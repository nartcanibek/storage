==> flow/design.v <==
`timescale 1ns / 1ps
module vuruslu_islemci(
input clk,
input [9:0] buyruk,
output reg [31:0] yazmaclar_guncel,
output reg [31:0] sonuc
    );
reg [31:0] yazmaclar;
reg [31:0] yazmaclar_temp;
reg [31:0] sayac;
initial begin 
yazmaclar = 32'h11111111;
sayac = 32'd0;
yazmaclar_temp = yazmaclar;
end    
always@(posedge clk) begin
    if (buyruk[5:4] == 0 && buyruk[3:2] ==0)
    begin 
    if(buyruk[9:6] == 1)
    sonuc = yazmaclar[7:0] + yazmaclar[7:0] ; 
    else if(buyruk[9:6] == 2)
   sonuc = yazmaclar[7:0] ^ yazmaclar[7:0] ; 
    else if(buyruk[9:6] == 4)
    sonuc = yazmaclar[7:0] & yazmaclar[7:0] ; 
    else if(buyruk[9:6] == 8)
    sonuc = yazmaclar[7:0] * yazmaclar[7:0] ; 
    else 
    sonuc = 32'hdeadbeef;
    end
    else if (buyruk[5:4] == 1 && buyruk[3:2] ==0 || buyruk[5:4] == 0 && buyruk[3:2] == 1 )
    begin 
    if(buyruk[9:6] == 1)
    sonuc = yazmaclar[15:8] + yazmaclar[7:0] ; 
    else if(buyruk[9:6] == 2)
    sonuc = yazmaclar[15:8] ^ yazmaclar[7:0] ; 
    else if(buyruk[9:6] == 4)
    sonuc = yazmaclar[15:8] & yazmaclar[7:0] ; 
    else if(buyruk[9:6] == 8)
    sonuc = yazmaclar[15:8] * yazmaclar[7:0] ; 
    else 
    sonuc = 32'hdeadbeef;
    end
    else if (buyruk[5:4] == 2 && buyruk[3:2] ==0 || buyruk[5:4] == 0 && buyruk[3:2] == 2)
    begin 
    if(buyruk[9:6] == 1)
    sonuc = yazmaclar[23:16] + yazmaclar[7:0] ; 
    else if(buyruk[9:6] == 2)
    sonuc = yazmaclar[23:16] ^ yazmaclar[7:0] ; 
    else if(buyruk[9:6] == 4)
    sonuc = yazmaclar[23:16] & yazmaclar[7:0] ; 
    else if(buyruk[9:6] == 8)
    sonuc = yazmaclar[23:16] * yazmaclar[7:0] ; 
    else 
    sonuc = 32'hdeadbeef;
    end
    else if (buyruk[5:4] == 1 && buyruk[3:2] ==1)
    begin 
    if(buyruk[9:6] == 1)
   sonuc = yazmaclar[15:8] + yazmaclar[15:8]; 
    else if(buyruk[9:6] == 2)
    sonuc = yazmaclar[15:8] ^ yazmaclar[15:8] ; 
    else if(buyruk[9:6] == 4)
   sonuc = yazmaclar[15:8] & yazmaclar[15:8] ; 
    else if(buyruk[9:6] == 8)
    sonuc = yazmaclar[15:8] * yazmaclar[15:8] ; 
    else 
    sonuc = 32'hdeadbeef;
    end
    else if (buyruk[5:4] == 3 && buyruk[3:2] ==0 || buyruk[5:4] == 0 && buyruk[3:2] == 3)
    begin 
    if(buyruk[9:6] == 1)
    sonuc = yazmaclar[31:24] + yazmaclar[7:0] ; 
    else if(buyruk[9:6] == 2)
   sonuc = yazmaclar[31:24] ^ yazmaclar[7:0] ; 
    else if(buyruk[9:6] == 4)
    sonuc = yazmaclar[31:24] & yazmaclar[7:0] ; 
    else if(buyruk[9:6] == 8)
    sonuc = yazmaclar[31:24] * yazmaclar[7:0] ; 
    else 
    sonuc = 32'hdeadbeef;
    end
    else if (buyruk[5:4] == 2 && buyruk[3:2] ==1 || buyruk[5:4] == 1 && buyruk[3:2] == 2)
    begin 
    if(buyruk[9:6] == 1)
    sonuc = yazmaclar[23:16] + yazmaclar[15:8] ; 
    else if(buyruk[9:6] == 2)
    sonuc = yazmaclar[23:16] ^ yazmaclar[15:8] ; 
    else if(buyruk[9:6] == 4)
    sonuc = yazmaclar[23:16] & yazmaclar[15:8] ; 
    else if(buyruk[9:6] == 8)
    sonuc = yazmaclar[23:16] * yazmaclar[15:8] ; 
    else 
    sonuc = 32'hdeadbeef;
    end
    else if (buyruk[5:4] == 3 && buyruk[3:2] == 1 || buyruk[5:4] == 1 && buyruk[3:2] == 3)
    begin 
    if(buyruk[9:6] == 1)
    sonuc = yazmaclar[31:24] + yazmaclar[15:8] ; 
   else if(buyruk[9:6] == 2)
    sonuc = yazmaclar[31:24] ^ yazmaclar[15:8] ; 
   else if(buyruk[9:6] == 4)
    sonuc = yazmaclar[31:24] & yazmaclar[15:8] ; 
    else if(buyruk[9:6] == 8)
    sonuc = yazmaclar[31:24] * yazmaclar[15:8] ; 
    else 
    sonuc = 32'hdeadbeef;
    end
    else if (buyruk[5:4] == 2 && buyruk[3:2] ==2)
    begin 
    if(buyruk[9:6] == 1)
    sonuc = yazmaclar[23:16] + yazmaclar[23:16] ; 
    else if(buyruk[9:6] == 2)
    sonuc = yazmaclar[23:16] ^ yazmaclar[23:16] ; 
    else if(buyruk[9:6] == 4)
    sonuc = yazmaclar[23:16] & yazmaclar[23:16] ; 
    else if(buyruk[9:6] == 8)
    sonuc = yazmaclar[23:16] * yazmaclar[23:16] ; 
    else 
    sonuc = 32'hdeadbeef;
    end
    else if (buyruk[5:4] == 3 && buyruk[3:2] ==2 || buyruk[5:4] == 2 && buyruk[3:2] == 3)
    begin 
    if(buyruk[9:6] == 1)
    sonuc = yazmaclar[31:24] + yazmaclar[23:16] ; 
    else if(buyruk[9:6] == 2)
    sonuc = yazmaclar[31:24] ^ yazmaclar[23:16] ; 
    else if(buyruk[9:6] == 4)
    sonuc = yazmaclar[31:24] & yazmaclar[23:16] ; 
    else if(buyruk[9:6] == 8)
    sonuc = yazmaclar[31:24] * yazmaclar[23:16] ; 
    else 
    sonuc = 32'hdeadbeef;
    end
    else if (buyruk[5:4] == 3 && buyruk[3:2] ==3)
    begin 
    if(buyruk[9:6] == 1)
   sonuc = yazmaclar[31:24] + yazmaclar[31:24] ; 
    else if(buyruk[9:6] == 2)
    sonuc = yazmaclar[31:24] ^ yazmaclar[31:24] ; 
    else if(buyruk[9:6] == 4)
    sonuc = yazmaclar[31:24] & yazmaclar[31:24] ; 
    else if(buyruk[9:6] == 8)
    sonuc = yazmaclar[31:24] * yazmaclar[31:24] ; 
    else 
    sonuc = 32'hdeadbeef;
    end
if (buyruk[1:0] == 0)
yazmaclar_temp[7:0] = sonuc[7:0];
else if (buyruk[1:0] == 1)
yazmaclar_temp[15:8] = sonuc[7:0];
else if (buyruk[1:0] == 2)
yazmaclar_temp[23:16] = sonuc[7:0];
else if (buyruk[1:0] == 3)
yazmaclar_temp[31:24] = sonuc[7:0];
yazmaclar = yazmaclar_temp;
if (sayac%12 == 0) 
yazmaclar_guncel = yazmaclar_temp;
sayac = sayac + 1;
end
endmodule
From RTL to reports: vuruslu_islemci
What the tools print for vuruslu_islemci, step after step.
Line numbers count from 1 in the design file above.
{"block": "design", "design": "vuruslu_islemci", "clock_port": "clk", "library": "sky130hd", "pvt_corner": "tt_025C_1v80"}

Word level
Source: Yosys, flattened and elaborated, memories not mapped. Widths are those after wreduce. Registers that Yosys merges into a memory's read port (data or address) are not register bits. Print and check cells do not count. Equal cells are merged and count once.
{"block": "bits", "elab_cells": 144, "output_inout_bits": 64, "inputBits": 11, "reg_bits": 128}
{"block": "classes", "mul": 10, "muxes": 57, "logic": 20, "addsub": 11, "equal": 13, "div_mod_pow": 1, "reduce_logical": 27}
{"block": "ops", "op": "32-bit two-way mux", "count": 50}
{"block": "ops", "op": "8-bit by 8-bit multiplier with 16-bit output", "count": 10}
{"block": "ops", "op": "32-bit by 4-bit modulo with 32-bit output (second input constant)", "count": 1}
{"block": "ops", "op": "8-bit by 8-bit adder with 9-bit output", "count": 10}
{"block": "ops", "op": "8-bit bitwise AND", "count": 10}
{"block": "ops", "op": "8-bit XOR", "count": 10}
{"block": "ops", "op": "8-bit two-way mux", "count": 5}
{"block": "ops", "op": "32-bit by 1-bit adder with 32-bit output (second input constant)", "count": 1}
{"block": "ops", "op": "32-bit zero test", "count": 1}
{"block": "ops", "op": "24-bit two-way mux", "count": 1}
{"block": "ops", "op": "1-bit logical AND", "count": 16}
{"block": "ops", "op": "16-bit two-way mux", "count": 1}
{"block": "ops", "op": "2-bit equality test (second input constant)", "count": 6}
{"block": "ops", "op": "10-bit nonzero test", "count": 1}
{"block": "ops", "op": "1-bit logical OR", "count": 6}
{"block": "ops", "op": "2-bit by 1-bit equality test with 1-bit output (second input constant)", "count": 3}
{"block": "ops", "op": "2-bit zero test", "count": 3}
{"block": "ops", "op": "4-bit by 1-bit equality test with 1-bit output (second input constant)", "count": 1}
{"block": "ops", "op": "4-bit by 2-bit equality test with 1-bit output (second input constant)", "count": 1}
{"block": "ops", "op": "4-bit by 3-bit equality test with 1-bit output (second input constant)", "count": 1}
{"block": "ops", "op": "4-bit equality test (second input constant)", "count": 1}

Depth
Yosys ltp: most cells in a row. Word level: on the elaborated netlist, between registers, memories and ports. Mapped: between sequential cells and ports; inverters and the memories' decode and read muxes count.
{"block": "depth", "ltp_word": 19, "abc_area": 0, "ltp_mapped": 31, "mapped_depth_nobuf": 30}

Mapped cells and area
The flow's flattened synthesis, as Yosys stat reports it; memories are mapped. The netlist is that of the ABC_AREA named above (0 if unset); the other value can give another one.
{"block": "types", "type": "sky130_fd_sc_hd__fa_1", "count": 322, "type_area_um2": 6.45E+03}
{"block": "types", "type": "sky130_fd_sc_hd__ha_1", "count": 386, "type_area_um2": 4.83E+03}
{"block": "types", "type": "sky130_fd_sc_hd__inv_1", "count": 515, "type_area_um2": 1.93E+03}
{"block": "types", "type": "sky130_fd_sc_hd__dfxtp_1", "count": 72, "type_area_um2": 1.44E+03}
{"block": "types", "type": "sky130_fd_sc_hd__nand2_1", "count": 366, "type_area_um2": 1.37E+03}
{"block": "types", "type": "sky130_fd_sc_hd__and2_1", "count": 218, "type_area_um2": 1.36E+03}
{"block": "types", "type": "sky130_fd_sc_hd__edfxtp_1", "count": 41, "type_area_um2": 1.23E+03}
{"block": "types", "type": "sky130_fd_sc_hd__xnor2_1", "count": 127, "type_area_um2": 1.11E+03}
{"block": "types", "type": "sky130_fd_sc_hd__a21oi_1", "count": 183, "type_area_um2": 915.878}
{"block": "types", "type": "sky130_fd_sc_hd__o21ai_0", "count": 165, "type_area_um2": 825.792}
{"block": "types", "type": "sky130_fd_sc_hd__clkbuf_1", "count": 172, "type_area_um2": 645.619}
{"block": "types", "type": "sky130_fd_sc_hd__nor2_1", "count": 140, "type_area_um2": 525.504}
{"block": "types", "type": "sky130_fd_sc_hd__a21o_1", "count": 55, "type_area_um2": 412.896}
{"block": "types", "type": "sky130_fd_sc_hd__xor2_1", "count": 43, "type_area_um2": 376.611}
{"block": "types", "type": "sky130_fd_sc_hd__o221ai_1", "count": 41, "type_area_um2": 359.094}
{"block": "types", "type": "sky130_fd_sc_hd__o22ai_1", "count": 56, "type_area_um2": 350.336}
{"block": "types", "type": "sky130_fd_sc_hd__nand2b_1", "count": 46, "type_area_um2": 287.776}
{"block": "types", "type": "sky130_fd_sc_hd__o21bai_1", "count": 37, "type_area_um2": 277.766}
Other cell types: 75; their cells: 457.
{"block": "mapped", "mapped_cells": 3442, "buffers": 209, "seqArea_mm2": 0.0026726, "synth_area_mm2": 0.0280381, "ff_cells": 113}

Timing after synthesis
Path of least setup slack by OpenSTA after synthesis, without wires, with an ideal clock, recovery checks aside; 20% of the period is set as input and as output delay. Where synthesis merged equal registers, the netlist keeps one of their names.
{"block": "synth_path", "path_type": "register to register", "from": "register sayac[31]", "to": "register yazmaclar_guncel[0]", "setup_ns": 0.432, "t_first_pin_ns": 0.000, "setup_slack_ns": 2.018, "driving_pins": 24, "path_delay_ns": 7.743, "t_required_ns": 9.328, "arrival_time_ns": 7.311, "n_path_buf": 2, "period_ns": 9.76, "period_less_setup_slack_ns": 7.742}
"path_delay_ns" = arrival - input delay + setup time.
"driving_pins": output pins that drive a net of the path, with the launching flip-flop's if there is one; two outputs of one cell count as two.
"period_less_setup_slack_ns" = period - worst setup slack (recovery checks aside). The figure is calculated, with input and output delays left at 20% of the set period.
The rows between start and end are the longest chain of elaborated cells between them; the timing report does not say that the signal goes this way. Where chains are equally long, one stands for them.
A line is the first line of the expression or statement that the cell stems from. Yosys adds cells for indexed reads and writes and turns some case tables into memories.
{"block": "synth_between", "cell_sequence": "sky130_fd_sc_hd__dfxtp_1 > sky130_fd_sc_hd__buf_6 > sky130_fd_sc_hd__or4b_4 > sky130_fd_sc_hd__mux2i_4 > sky130_fd_sc_hd__o22a_4 > sky130_fd_sc_hd__nor2_2 > sky130_fd_sc_hd__a2111oi_4 > sky130_fd_sc_hd__nor3_4 > sky130_fd_sc_hd__or2_4 > sky130_fd_sc_hd__a31o_1 > sky130_fd_sc_hd__a211o_1 > sky130_fd_sc_hd__or2_4 > sky130_fd_sc_hd__o31a_1 > sky130_fd_sc_hd__o221a_1 > sky130_fd_sc_hd__buf_4 > sky130_fd_sc_hd__o32a_1 > sky130_fd_sc_hd__o211a_1 > sky130_fd_sc_hd__o221a_4 > sky130_fd_sc_hd__o22a_1 > sky130_fd_sc_hd__or2_1 > sky130_fd_sc_hd__and3_1 > sky130_fd_sc_hd__a31o_1 > sky130_fd_sc_hd__or4_1 > sky130_fd_sc_hd__a21oi_1", "elab_chain_cells": 2, "cells_between": 2, "lines_between": 1, "classes_between": "div: 1; reduce/logical: 1"}
{"block": "synth_rtl", "element": "start: declaration", "line_no": 10, "source": "reg [31:0] sayac;"}
{"block": "synth_rtl", "element": "start: assignment", "line_no": 158, "source": "sayac = sayac + 1;"}
{"block": "synth_rtl", "element": "32-bit by 4-bit modulo with 32-bit output", "line_no": 156, "source": "if (sayac%12 == 0)"}
{"block": "synth_rtl", "element": "32-bit zero test", "line_no": 156}
{"block": "synth_rtl", "element": "end: assignment", "line_no": 157, "source": "yazmaclar_guncel = yazmaclar_temp;"}
{"block": "synth_rtl", "element": "end: declaration", "line_no": 5, "source": "output reg [31:0] yazmaclar_guncel,"}

Worst path after layout
From the final timing report of record 1: the path of least setup slack in the routed layout; clock arrival at registers is part of the times.
{"block": "layout_path", "path_type": "register to register", "from": "register sayac[29]", "to": "register yazmaclar_guncel[2]", "n_path_buf": 1, "setup_ns": 0.36, "setup_slack_ns": 8.61, "period_ns": 16.4, "driving_pins": 23, "arrival_time_ns": 7.88, "t_first_pin_ns": 0.46, "t_required_ns": 16.49}
The rows between start and end are the longest chain of elaborated cells between them; the timing report does not say that the signal goes this way. Where chains are equally long, one stands for them.
{"block": "layout_between", "cell_sequence": "sky130_fd_sc_hd__dfxtp_1 > sky130_fd_sc_hd__or4b_4 > sky130_fd_sc_hd__mux2i_4 > sky130_fd_sc_hd__o22ai_1 > sky130_fd_sc_hd__a22oi_1 > sky130_fd_sc_hd__a2111oi_4 > sky130_fd_sc_hd__nor3_4 > sky130_fd_sc_hd__nor3_1 > sky130_fd_sc_hd__a2111oi_0 > sky130_fd_sc_hd__o21ai_1 > sky130_fd_sc_hd__and2_1 > sky130_fd_sc_hd__a221o_1 > sky130_fd_sc_hd__o2bb2ai_1 > sky130_fd_sc_hd__nor3_1 > sky130_fd_sc_hd__or3_1 > sky130_fd_sc_hd__a2111o_1 > sky130_fd_sc_hd__nor4_1 > sky130_fd_sc_hd__a311oi_2 > sky130_fd_sc_hd__and3_1 > sky130_fd_sc_hd__a31o_1 > sky130_fd_sc_hd__or4_1 > sky130_fd_sc_hd__a21oi_4 > sky130_fd_sc_hd__buf_4", "elab_chain_cells": 2, "cells_between": 2, "lines_between": 1, "classes_between": "div: 1; reduce/logical: 1"}
{"block": "layout_rtl", "element": "start: declaration", "line_no": 10, "source": "reg [31:0] sayac;"}
{"block": "layout_rtl", "element": "start: assignment", "line_no": 158, "source": "sayac = sayac + 1;"}
{"block": "layout_rtl", "element": "32-bit by 4-bit modulo with 32-bit output", "line_no": 156, "source": "if (sayac%12 == 0)"}
{"block": "layout_rtl", "element": "32-bit zero test", "line_no": 156}
{"block": "layout_rtl", "element": "end: assignment", "line_no": 157, "source": "yazmaclar_guncel = yazmaclar_temp;"}
{"block": "layout_rtl", "element": "end: declaration", "line_no": 5, "source": "output reg [31:0] yazmaclar_guncel,"}

Memo
Re: implementation data of vuruslu_islemci

Below are 2 stored runs of the flow (Yosys, OpenROAD; platform sky130hd) on vuruslu_islemci, each with its settings and what was measured, unordered. Constraints: input delay and output delay 20% of the set period each, output load 0.01 pF.
By "period_reached_ns" is meant the clock period of the run minus its worst setup slack. This is arithmetic on one report: input and output delays are still those of the set period (20% each).
By "worst_path_time_ns" is meant the share of the clock period that the worst setup path is allowed (20% is reserved at inputs, 20% at outputs), minus its slack. Clock arrival times at its registers enter into it.

Record 1
==> flow/run.sh <==
#!/bin/bash
# the make line also repeats the synthesis and layout settings of config.mk as NAME=value (left out here)
make -C /OpenROAD-flow-scripts/flow DESIGN_CONFIG=/design/flow/config.mk WORK_HOME=/design/flow/orfs CLKGATE_MAP_FILE= finish
==> flow/config.mk <==
export PLATFORM = sky130hd
export DESIGN_NAME = vuruslu_islemci
export DESIGN_NICKNAME = vuruslu_islemci
export VERILOG_FILES = /design/flow/design.v
export SDC_FILE = /design/flow/constraint.sdc
export NUM_CORES = 4
export LEC_CHECK = 0
export CAP_MARGIN = 20
export CELL_PAD_IN_SITES_DETAIL_PLACEMENT = 0
export CELL_PAD_IN_SITES_GLOBAL_PLACEMENT = 1
export CORE_ASPECT_RATIO = 0.68
export CORE_MARGIN = 2
export CORE_UTILIZATION = 21
export HOLD_SLACK_MARGIN = -0.1
export MAX_ROUTING_LAYER = met4
export PLACE_DENSITY = 0.89
export SLEW_MARGIN = 15
export TNS_END_PERCENT = 5
==> flow/constraint.sdc <==
create_clock -name core_clock -period 16.4 [get_ports {clk}]
set_input_delay 3.2800 -clock core_clock [delete_from_list [all_inputs] [get_ports {clk}]]
set_output_delay 3.2800 -clock core_clock [all_outputs]
set_load 0.01 [all_outputs]

==> results of record 1, as JSON <==
{
  "fin_ws_ns": 8.610,
  "yosys.chip_area_mm2": 0.0280381,
  "die_mm2": 0.136509,
  "layout_stdcell_area_mm2": 0.0312087,
  "timing.setup.tns_ns": 0.000,
  "worst_path_time_ns": 7.79,
  "critical_path_kind": "register to register",
  "hold_ws_ns": 0.468,
  "period_reached_ns": 7.790
}

Record 2
==> flow/run.sh <==
#!/bin/bash
# the make line also repeats the synthesis and layout settings of config.mk as NAME=value (left out here)
make -C /OpenROAD-flow-scripts/flow DESIGN_CONFIG=/design/flow/config.mk WORK_HOME=/design/flow/orfs CLKGATE_MAP_FILE= finish
==> flow/config.mk <==
export PLATFORM = sky130hd
export DESIGN_NAME = vuruslu_islemci
export DESIGN_NICKNAME = vuruslu_islemci
export VERILOG_FILES = /design/flow/design.v
export SDC_FILE = /design/flow/constraint.sdc
export NUM_CORES = 4
export LEC_CHECK = 0
export ABC_AREA = 0
export CAP_MARGIN = 0
export CELL_PAD_IN_SITES_DETAIL_PLACEMENT = 0
export CORE_ASPECT_RATIO = 0.56
export CORE_MARGIN = 2
export CORE_UTILIZATION = 51
export GPL_TIMING_DRIVEN = 1
export PLACE_DENSITY_LB_ADDON = 0.02
export SLEW_MARGIN = 40
==> flow/constraint.sdc <==
create_clock -name core_clock -period 6.64 [get_ports {clk}]
set_input_delay 1.3280 -clock core_clock [delete_from_list [all_inputs] [get_ports {clk}]]
set_output_delay 1.3280 -clock core_clock [all_outputs]
set_load 0.01 [all_outputs]

==> results of record 2, as JSON <==
{
  "fin_ws_ns": -0.118,
  "yosys.chip_area_mm2": 0.0280381,
  "die_mm2": 0.0569471,
  "layout_stdcell_area_mm2": 0.0316616,
  "timing.setup.tns_ns": -2.432,
  "worst_path_time_ns": 6.76,
  "critical_path_kind": "register to register",
  "hold_ws_ns": 0.463,
  "period_reached_ns": 6.758
}
